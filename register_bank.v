==> flow/design.v <==
module register_bank(
  input wire [0:4]radrA,
  input wire [0:4]radrB,
  input wire [0:4]radrC,
  input wire [0:4]radrD,
  input wire [0:4]wadr,
  output wire[0:31]rvalueA,
  output wire[0:31]rvalueB,
  output wire[0:31]rvalueC,
  output wire[0:31]rvalueD,
  input wire[0:31]wvalue,
  input wire wenable,
  input wire clock
);
  reg [0:31] registers [0:31];
  always @(negedge clock) begin
    if(wenable) begin
      registers[wadr] = wvalue;
    end
  end
  assign rvalueA = registers[radrA];
  assign rvalueB = registers[radrB];
  assign rvalueC = registers[radrC];
  assign rvalueD = registers[radrD];
endmodule
# Tool chain data of register_bank

Tool output for the design above, in the order of the flow.
Lines are those of the file above, counted from 1.
Library cell names are shortened.
Not given: n/a

Top module: register_bank
Clock input: clock
Library: sky130hd
Timing corner: tt_025C_1v80

# Word-level counts

Yosys after proc, flatten, opt, wreduce and memory -nomap, before mapping. Enables and synchronous resets that opt folds into registers are not counted as muxes. Memory bits, and registers merged into a memory's read port (data or address), are not among the register bits. Print and check cells are not counted. Equal cells are merged and count once.
Yosys's memory passes give these memory sizes; they may raise the number of words (mostly to a power of two), join words into wider ones and drop unused or constant bits.

RAM bits: 1024
Cells after elaboration: 4
Register bits: 0
Memories: 1
Output and inout port bits: 128

Memories:

| memory    | words | width | rd ports | wr ports | RTL line | text |
| registers | 32    | 32    | 4        | 1        | 15       | `reg [0:31] registers [0:31];` |

Mux-type cells: 3

Operators with widths:

| cell               | count |
| two-way mux 32 bit | 1 |
| two-way mux 5 bit  | 1 |
| two-way mux 1 bit  | 1 |

# Longest topological paths

Depth = most cells in a row (Yosys ltp): at word level without a register or memory, in the mapped netlist without a sequential cell, where the memories' decode and read muxes count.

Depth after elaboration: 1
ABC_AREA: 0
Depth in mapped cells: 8
Gate-level depth less buffers: 5

# Netlist

Source: synth_stat.txt of the flow (Yosys; design flattened, memories mapped). It holds for the ABC_AREA given above (unset counts as 0); a run with the other value may have another netlist.
The area totals of this step are shown rounded.

Cell types:

| type     | count | area in all (sq um) |
| edfxtp_1 | 1024  | 3.07E+04 |
| mux2i_1  | 2048  | 2.05E+04 |
| a22oi_1  | 384   | 2.88E+03 |
| a22o_1   | 256   | 2242.15 |
| nand3_1  | 386   | 1.93E+03 |
| a21oi_1  | 384   | 1.92E+03 |
| nand2_1  | 389   | 1460.15 |
| buf_6    | 88    | 990.95 |
| a31oi_1  | 128   | 800.768 |
| buf_4    | 99    | 743.213 |
| buf_2    | 132   | 660.634 |
| nor3_1   | 128   | 640.614 |
| clkbuf_1 | 160   | 600.576 |
| nor2_1   | 37    | 138.883 |
| buf_1    | 17    | 63.811 |
| clkbuf_4 | 8     | 60.058 |
| nand2b_1 | 8     | 50.048 |
| nor2b_1  | 8     | 50.048 |

Not listed: further types 7, cells in them 19.

Standard cells after synthesis: 5703
Mapped flip-flops: 1024
Cell area after synthesis: 66600 sq um
Buffer cells: 505

Subject: register_bank on sky130hd, stored results

Hello all,

Top module register_bank; platform sky130hd; tools Yosys and OpenROAD; 2 stored runs in no particular order. Input and output delays are each 20% of the period that was set; the output load is 0.01 pF.
"power" is the tool's figure for a default switching activity; nothing was simulated.
Measured values are rounded.
Among the settings, n/a means not set for that run.

| setting or result                       | flow run A | flow run B |
| period_ns                               | 13.0       | 5.6        |
| CORE_UTILIZATION                        | 44         | 61         |
| PLACE_DENSITY                           | 0.55       | n/a        |
| CORE_ASPECT_RATIO                       | 0.92       | n/a        |
| CELL_PAD_IN_SITES_GLOBAL_PLACEMENT      | 2          | n/a        |
| GPL_TIMING_DRIVEN                       | 1          | 1          |
| CAP_MARGIN                              | 20         | 20         |
| CORE_MARGIN                             | 2          | 2          |
| SLEW_MARGIN                             | 20         | 20         |
| PLACE_DENSITY_LB_ADDON                  | n/a        | 0.07       |
| smallest setup slack (ns)               | 0.790      | -0.718     |
| utilization in the final report         | 0.519      | 0.774      |
| summed negative setup slack (ns)        | 0.000      | -68.0      |
| cell area after synthesis (sq um)       | 66600      | 66600      |
| full die area (sq um)                   | 155000     | 112000     |
| power (mW)                              | 10.2       | 23.7       |
| standard-cell area after layout (sq um) | 77900      | 84100      |
| worst hold slack after layout (ns)      | 6.73       | 3.06       |

Thanks
